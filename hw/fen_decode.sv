==> flow/design.v <==
module ascii_int_to_bin #(
        parameter BIN_WIDTH = 16
    ) (
    input         clk,
    input  [3:0]  data,
    input         valid,
    input         reset,
    output reg [BIN_WIDTH-1:0] bin
);
    wire [BIN_WIDTH-1:0] extend_data = {{BIN_WIDTH-4{1'b0}}, data};
    always_ff @(posedge clk) begin
        if (valid & reset) begin
            bin <= 0;
        end else if (valid) begin
            bin <= (bin * 8'd10) + extend_data;
        end
    end
endmodule
module fen_decode(
  input logic clk,
  input logic [7:0] in_data,
  input logic in_valid,
  input logic in_sop,
  input logic in_eop,
  output reg        o_pos_valid = 0,
  output reg [3:0]  o_pos_data = 0,
  output reg        o_pos_sop = 0,
  output reg        o_pos_eop = 0,
  output reg        o_wtp = 0,
  output reg [3:0]  o_castle,
  output reg [2:0]  o_ep,
  output reg [15:0] o_hmcount,
  output reg [15:0] o_fmcount
  );
  localparam [3:0]
      fem_idle       = 4'd0,
      fem_pieces     = 4'd1,
      fem_pieces_sp  = 4'd2,
      fem_turn       = 4'd3,
      fem_turn_sp    = 4'd4,
      fem_castle     = 4'd5,
      fem_castle_sp  = 4'd6,
      fem_ep         = 4'd7,
      fem_ep_sp      = 4'd8,
      fem_hmclock    = 4'd9,
      fem_hmclock_sp = 4'd10,
      fem_fmclock    = 4'd11,
      fem_output     = 4'd12;
  wire tok_space = in_data == " ";
  reg [3:0] state = fem_idle;
  reg [7:0] state_data = 0;
  reg       state_valid = 0;
  reg       was_valid_eop = 0;
  always_ff @(posedge clk) begin
    state_data <= in_data;
    state_valid <= in_valid;
    was_valid_eop <= in_valid && in_eop;
    state <= state;
    if (in_valid & in_sop) begin
      state <= fem_pieces;
    end else if (state == fem_output) begin
        if (o_pos_eop) state <= fem_idle;
    end else if (was_valid_eop) begin
        state <= fem_output;
    end else if (in_valid) begin
        case (state)
          fem_idle: begin
            if (in_sop) state <= fem_pieces;
          end
          fem_pieces: begin
            if (tok_space) state <= fem_pieces_sp;
          end
          fem_pieces_sp: begin
            state <= fem_turn;
          end
          fem_turn: begin
            if (tok_space) state <= fem_turn_sp;
          end
          fem_turn_sp: begin
            state <= fem_castle;
          end
          fem_castle: begin
            if (tok_space) state <= fem_castle_sp;
          end
          fem_castle_sp: begin
            state <= fem_ep;
          end
          fem_ep: begin
            if (tok_space) state <= fem_ep_sp;
          end
          fem_ep_sp: begin
            state <= fem_hmclock;
          end
          fem_hmclock: begin
            if (tok_space) state <= fem_hmclock_sp;
          end
          fem_hmclock_sp: begin
            state <= fem_fmclock;
          end
          default: begin
          end
        endcase
    end
  end
  wire [6*8-1:0] white_pieces = "PNBRQK";
  wire [6*8-1:0] black_pieces = "pnbrqk";
  wire [8*8-1:0] skips = "87654321";
  wire [5:0] tok_whitep;
  wire [5:0] tok_piecet;
  wire [7:0] tok_skip;
  wire       tok_white;
  wire       tok_piece;
  wire       tok_skips;
  genvar i;
  generate
    for(i=0;i<6;i++) begin
      assign tok_whitep[i] = in_data == white_pieces[i*8+:8];
      assign tok_piecet[i] = in_data == white_pieces[i*8+:8] | in_data == black_pieces[i*8+:8];
    end
    for(i=0;i<8;i++) begin
      assign tok_skip[i] = in_data == skips[i*8+:8];
    end
  endgenerate
  assign tok_white = |tok_whitep;
  assign tok_piece = |tok_piecet;
  assign tok_skips = |tok_skip;
  reg [6:0] pbuffer [64-1:0];
  wire [2:0] bin_piece;
  onehot_to_bin #(.ONEHOT_WIDTH(7) ) oh2b_piece (.onehot({tok_piecet, 1'b0}), .bin(bin_piece));
  wire [2:0] bin_skip;
  onehot_to_bin #(.ONEHOT_WIDTH(8) ) oh2b_skip (.onehot(tok_skip), .bin(bin_skip));
  wire [6:0] pbuffer_writedata = {tok_white, bin_piece, bin_skip};
  wire       pbuffer_wr = (tok_piece | tok_skips) & in_valid & ((state == fem_pieces) | in_sop);
  reg  [6:0] pbuffer_wraddr = 0;
  reg  [6:0] pbuffer_rdaddr = 0;
  always_ff @(posedge clk) begin
      if (pbuffer_wr) begin
          pbuffer_wraddr <= pbuffer_wraddr + 1;
      end else if (state == fem_idle) begin
          pbuffer_wraddr <= 0;
      end
      if (pbuffer_wr) begin
         pbuffer[pbuffer_wraddr[5:0]] <= pbuffer_writedata;
      end
  end
  wire [2:0] rd_bin_skip;
  wire [2:0] rd_bin_piece;
  wire       rd_bin_wtp;
  reg [2:0]  rd_skip_count = 0;
  assign {rd_bin_wtp, rd_bin_piece, rd_bin_skip} = pbuffer[pbuffer_rdaddr[5:0]];
  wire last_pubffer_cycle = (pbuffer_rdaddr + 1) == pbuffer_wraddr;
  wire last_skip_cycle = rd_bin_skip == rd_skip_count;
  always_ff @(posedge clk) begin
      if (state == fem_output && !o_pos_eop) begin
        pbuffer_rdaddr <= pbuffer_rdaddr + (last_skip_cycle ? 1 : 0);
        rd_skip_count <= !last_skip_cycle ? rd_skip_count + 1 : 0;
        o_pos_valid <= 1;
        o_pos_data <= {rd_bin_wtp, rd_bin_piece};
        o_pos_sop <= pbuffer_rdaddr == 0 && (rd_skip_count == 0);
        o_pos_eop <= last_pubffer_cycle && last_skip_cycle;
      end else begin
        pbuffer_rdaddr <= 0;
        o_pos_valid <= 0;
        o_pos_eop <= 0;
        o_pos_sop <= 0;
        rd_skip_count <= 0;
      end
  end
  always_ff @(posedge clk) begin
    if (state == fem_turn && state_valid) begin
      o_wtp <= (state_data == "w");
    end
  end
  always_ff @(posedge clk) begin
    if (state == fem_pieces) begin
      o_castle[3:0] <= 4'b0;
    end else if (state == fem_castle && state_valid) begin
      o_castle[0] <= o_castle[0] | state_data == "K";
      o_castle[1] <= o_castle[1] | state_data == "Q";
      o_castle[2] <= o_castle[2] | state_data == "k";
      o_castle[3] <= o_castle[3] | state_data == "q";
    end
  end
  always_ff @(posedge clk) begin
    if (state == fem_pieces) begin
      o_ep[2:0] <= 3'b0;
    end else if (state == fem_ep && state_valid) begin
      if (state_data == "-") begin
        o_ep[2:0] <= 3'b0;
      end else begin
        o_ep <= state_data[2:0];
      end
    end
  end
  wire [15:0] bin_count;
  ascii_int_to_bin moves_asciibin (.clk(clk), .data(in_data[3:0]), .valid(in_valid), .reset(tok_space), .bin(bin_count));
  always_ff @(posedge clk) begin
    if (state == fem_hmclock) begin
      o_hmcount <= bin_count;
    end
    if (state == fem_fmclock) begin
      o_fmcount <= bin_count;
    end
  end
endmodule
module onehot_to_bin #(
        parameter ONEHOT_WIDTH = 16
    ) (
    input  [ONEHOT_WIDTH-1:0]  onehot,
    output [BIN_WIDTH-1:0]     bin);
localparam BIN_WIDTH = $clog2(ONEHOT_WIDTH-1);
genvar i,j;
generate
    for (j=0; j<BIN_WIDTH; j=j+1)
    begin : jl
        wire [ONEHOT_WIDTH-1:0] tmp_mask;
        for (i=0; i<ONEHOT_WIDTH; i=i+1)
        begin : il
            assign tmp_mask[i] = i[j];
        end
        assign bin[j] = |(tmp_mask & onehot);
    end
endgenerate
endmodule
======== Step by step through the tools: fen_decode ========
What the tools print for fen_decode, step after step.
Lines are those of the file above, counted from 1.
A cell with -- has no value.
set-up
  top module .............................. fen_decode
  clock input ............................. clk
  cell library ............................ sky130hd
  corner .................................. tt_025C_1v80

======== Elaborated design ========
Source: Yosys, flattened and elaborated, memories not mapped. Widths are those after wreduce. Registers that Yosys merges into a memory's read port (data or address) are not register bits. Print and check cells do not count. Equal cells are merged and count once.
Yosys's memory passes give these memory sizes; they may raise the number of words (mostly to a power of two), join words into wider ones and drop unused or constant bits.
bit counts
  input port bits ......................... 12
  output and inout bits ................... 47
  RAM bits ................................ 448
  memories ................................ 1
  register bits ........................... 94
  word-level cells ........................ 136
cells by class
  add/sub/neg operators ................... 5
  bitwise gates (word level) .............. 17
  multiplexer cells ....................... 19
  multipliers ............................. 1
  reductions and logical operators ........ 25
  eq/ne operators ......................... 48
memory list
  name     words  bits a word  read ports  write ports  line  source
  pbuffer  64     7            1           1            127   reg [6:0] pbuffer [64-1:0];
operators by type and width
  cell                                                            number
  8-bit by 7-bit equality test with 1-bit output with constant B  17
  8-bit by 6-bit equality test with 1-bit output with constant B  10
  16-bit by 3-bit multiplier with 15-bit output with constant B   1
  4-bit parallel mux with 11-bit select                           1
  4-bit two-way mux                                               10
  4-bit != test with constant B                                   6
  7-bit two-way mux                                               3
  4-bit equality test with constant B                             5
  16-bit by 4-bit adder with 16-bit output                        1
  4-bit by 3-bit equality test with 1-bit output with constant B  4
  13-bit nonzero test                                             1
  1-bit OR                                                        12
  4-bit OR reduction                                              3
  6-bit OR reduction                                              2
  3-bit OR reduction                                              3
  9-bit AND reduction                                             1
  4-bit by 2-bit equality test with 1-bit output with constant B  2
  7-bit by 1-bit adder with 8-bit output with constant B          1
  8-bit by 7-bit equality test with 1-bit output                  1
  8-bit OR reduction                                              1
  1-bit logical AND                                               7
  7-bit by 1-bit adder with 7-bit output                          1
  7-bit by 1-bit adder with 7-bit output with constant B          1
  7-bit zero test                                                 1
  6-bit two-way mux                                               1
  1-bit AND                                                       4
  4-bit by 1-bit equality test with 1-bit output with constant B  1
  4-bit zero test                                                 1
Not listed: further kinds 11, cells in them 13.

======== Longest topological paths ========
Depth = most cells in a row (Yosys ltp): at word level without a register or memory, in the mapped netlist without a sequential cell, where the memories' decode and read muxes count.
logic depth
  word-level depth ........................ 7
  ABC_AREA ................................ 0
  gate-level depth with buffers ........... 16
  gate-level depth less buffers ........... 12

======== Mapped cells and area ========
Yosys stat after the flow's synthesis: flattened, memories mapped to cells. It holds for the ABC_AREA given above (unset counts as 0); a run with the other value may have another netlist.
cell types
  cell                       number  total area (sq um)
  sky130_fd_sc_hd__edfxtp_1  492     1.48E+04
  sky130_fd_sc_hd__mux4_2    121     2.73E+03
  sky130_fd_sc_hd__dfxtp_1   50      1000.96
  sky130_fd_sc_hd__nor2_1    131     491.722
  sky130_fd_sc_hd__ha_1      33      412.896
  sky130_fd_sc_hd__mux2i_1   39      390.374
  sky130_fd_sc_hd__xnor2_1   28      245.235
  sky130_fd_sc_hd__xor2_1    19      166.41
  sky130_fd_sc_hd__nand2_1   37      138.883
  sky130_fd_sc_hd__clkbuf_1  33      123.869
  sky130_fd_sc_hd__a21oi_1   24      120.115
  sky130_fd_sc_hd__buf_6     10      112.608
  sky130_fd_sc_hd__nor2b_1   18      112.608
  sky130_fd_sc_hd__nand3_1   22      110.106
  sky130_fd_sc_hd__nor3_1    22      110.106
  sky130_fd_sc_hd__a211oi_1  13      97.594
  sky130_fd_sc_hd__nand2b_1  13      81.328
  sky130_fd_sc_hd__a22oi_1   10      75.072
Not listed: further types 45, cells in them 159.
mapped netlist
  cell count .............................. 1274
  sequential area ......................... 15775.1 sq um
  mapped flip-flops ....................... 542
  chip area (Yosys) ....................... 22361.4 sq um
  buffer cells ............................ 70
By module: a second synthesis without flattening, with its own total; a netlist apart from the flattened one above.
second synthesis, totals
  cell total of the unflattened synthesis .. 1299
  area total of the unflattened synthesis .. 22375.2 sq um
Each row is one instance without its submodules.
modules
  module                           seq. area (sq um)  area (sq um)  cells  instances
  fen_decode                       15454.8            20787.4       1121   1
  ascii_int_to_bin                 320.3              1546.5        172    1
  onehot_to_bin #(ONEHOT_WIDTH=8)  0.0                22.5          3      1
  onehot_to_bin #(ONEHOT_WIDTH=7)  0.0                18.8          3      1

======== Timing after synthesis ========
Path of least setup slack by OpenSTA after synthesis, without wires, with an ideal clock, recovery checks aside; 20% of the period is set as input and as output delay. Where synthesis merged equal registers, the netlist keeps one of their names.
timing path after synthesis
  kind .................................... input -> register
  from .................................... in in_data[2]
  to ...................................... mem pbuffer[0][6]
  required time ........................... 6.337 ns
  library setup time ...................... 0.723 ns
  input delay ............................. 1.412 ns
  path slack .............................. 1.671 ns
  clock period ............................ 7.06 ns
  stages on the path ...................... 5
  buffers on the path ..................... 0
  arrival time ............................ 4.667 ns
  path delay .............................. 3.978 ns
  period reached after synthesis .......... 5.389 ns
"path delay" is the arrival time less input delay plus setup time.
"stages on the path": output pins that drive a net of the path, with the launching flip-flop's if there is one; two outputs of one cell count as two.
"period reached after synthesis" is the clock period less the worst setup slack; recovery checks do not enter. This is arithmetic on one report: input and output delays are still those of the set period (20% each).
on the way, after synthesis
  cell sequence ........................... sky130_fd_sc_hd__inv_2 > sky130_fd_sc_hd__or3_1 > sky130_fd_sc_hd__a21oi_1 > sky130_fd_sc_hd__o21ai_1 > sky130_fd_sc_hd__a211oi_1
ends and longest elaborated chain, after synthesis
  what         line  source
  from (decl)  21    input logic [7:0] in_data,
  to (decl)    127   reg [6:0] pbuffer [64-1:0];
Chain of elaborated cells between the ends: none given.

======== Timing after layout ========
Path of least setup slack in the final report of run A (OpenROAD, finished layout, wires in). Where an end is a register, its clock arrival counts in the times.
timing path after layout
  kind .................................... input -> register
  from .................................... in in_data[3]
  to ...................................... mem pbuffer[21][4]
  arrival time ............................ 4.82 ns
  buffers on the path ..................... 1
  path slack .............................. 1.51 ns
  required time ........................... 6.33 ns
  stages on the path ...................... 9
  clock period ............................ 6.12 ns
  input delay ............................. 1.22 ns
  library setup time ...................... 0.36 ns
on the way, after layout
  cell sequence ........................... sky130_fd_sc_hd__clkdlybuf4s50_1 > sky130_fd_sc_hd__inv_2 > sky130_fd_sc_hd__or3_1 > sky130_fd_sc_hd__a21oi_1 > sky130_fd_sc_hd__o21ai_1 > sky130_fd_sc_hd__a21oi_1 > sky130_fd_sc_hd__o221ai_2 > sky130_fd_sc_hd__or4b_1 > sky130_fd_sc_hd__nor2_1
ends and longest elaborated chain, after layout
  what         line  source
  from (decl)  21    input logic [7:0] in_data,
  to (decl)    127   reg [6:0] pbuffer [64-1:0];
Chain of elaborated cells between the ends: none given.

Data sheet: physical implementation of fen_decode

Record of 2 stored runs of the RTL-to-layout flow on fen_decode, platform sky130hd. The runs are unordered. Constraints: input delay and output delay 20% of the set period each, output load 0.01 pF.
"achieved clock period (ns)" means the clock period less the worst setup slack. The figure is calculated, with input and output delays left at 20% of the set period.
"finish__power__total" rests on the timing tool's default activity at the inputs, not on a simulated workload.

Flow files of run A
==> flow/run.sh <==
#!/bin/bash
# the make line also repeats the synthesis and layout settings of config.mk as NAME=value (left out here)
make -C /OpenROAD-flow-scripts/flow DESIGN_CONFIG=/design/flow/config.mk WORK_HOME=/design/flow/orfs CLKGATE_MAP_FILE= finish
==> flow/config.mk <==
export PLATFORM = sky130hd
export DESIGN_NAME = fen_decode
export DESIGN_NICKNAME = fen_decode
export VERILOG_FILES = /design/flow/design.v
export SDC_FILE = /design/flow/constraint.sdc
export NUM_CORES = 4
export LEC_CHECK = 0
export CAP_MARGIN = 20
export CORE_MARGIN = 2
export CORE_UTILIZATION = 69
export SLEW_MARGIN = 20
==> flow/constraint.sdc <==
create_clock -name core_clock -period 6.12 [get_ports {clk}]
set_input_delay 1.2240 -clock core_clock [delete_from_list [all_inputs] [get_ports {clk}]]
set_output_delay 1.2240 -clock core_clock [all_outputs]
set_load 0.01 [all_outputs]

report of run A
yosys chip area after synthesis (um^2): 22361.4
finish__design__die__area: 33863.4
finish__design__instance__area__stdcell: 25077.8
finish__timing__setup__ws: 1.507
finish__timing__setup__tns: 0.000
finish__timing__hold__ws: 0.481
finish__power__total: 9.111e-03
achieved clock period (ns): 4.613

Flow files of run B
==> flow/run.sh <==
#!/bin/bash
# the make line also repeats the synthesis and layout settings of config.mk as NAME=value (left out here)
make -C /OpenROAD-flow-scripts/flow DESIGN_CONFIG=/design/flow/config.mk WORK_HOME=/design/flow/orfs CLKGATE_MAP_FILE= finish
==> flow/config.mk <==
export PLATFORM = sky130hd
export DESIGN_NAME = fen_decode
export DESIGN_NICKNAME = fen_decode
export VERILOG_FILES = /design/flow/design.v
export SDC_FILE = /design/flow/constraint.sdc
export NUM_CORES = 4
export LEC_CHECK = 0
export CAP_MARGIN = 20
export CELL_PAD_IN_SITES_DETAIL_PLACEMENT = 2
export CORE_MARGIN = 4
export CORE_UTILIZATION = 62
export CTS_CLUSTER_SIZE = 87
export GPL_TIMING_DRIVEN = 1
export MAX_ROUTING_LAYER = met5
export PLACE_DENSITY_LB_ADDON = 0.19
export SETUP_SLACK_MARGIN = 0.61
export SLEW_MARGIN = 20
==> flow/constraint.sdc <==
create_clock -name core_clock -period 5.03 [get_ports {clk}]
set_input_delay 1.0060 -clock core_clock [delete_from_list [all_inputs] [get_ports {clk}]]
set_output_delay 1.0060 -clock core_clock [all_outputs]
set_load 0.01 [all_outputs]

report of run B: did not finish, place, DPL-0033
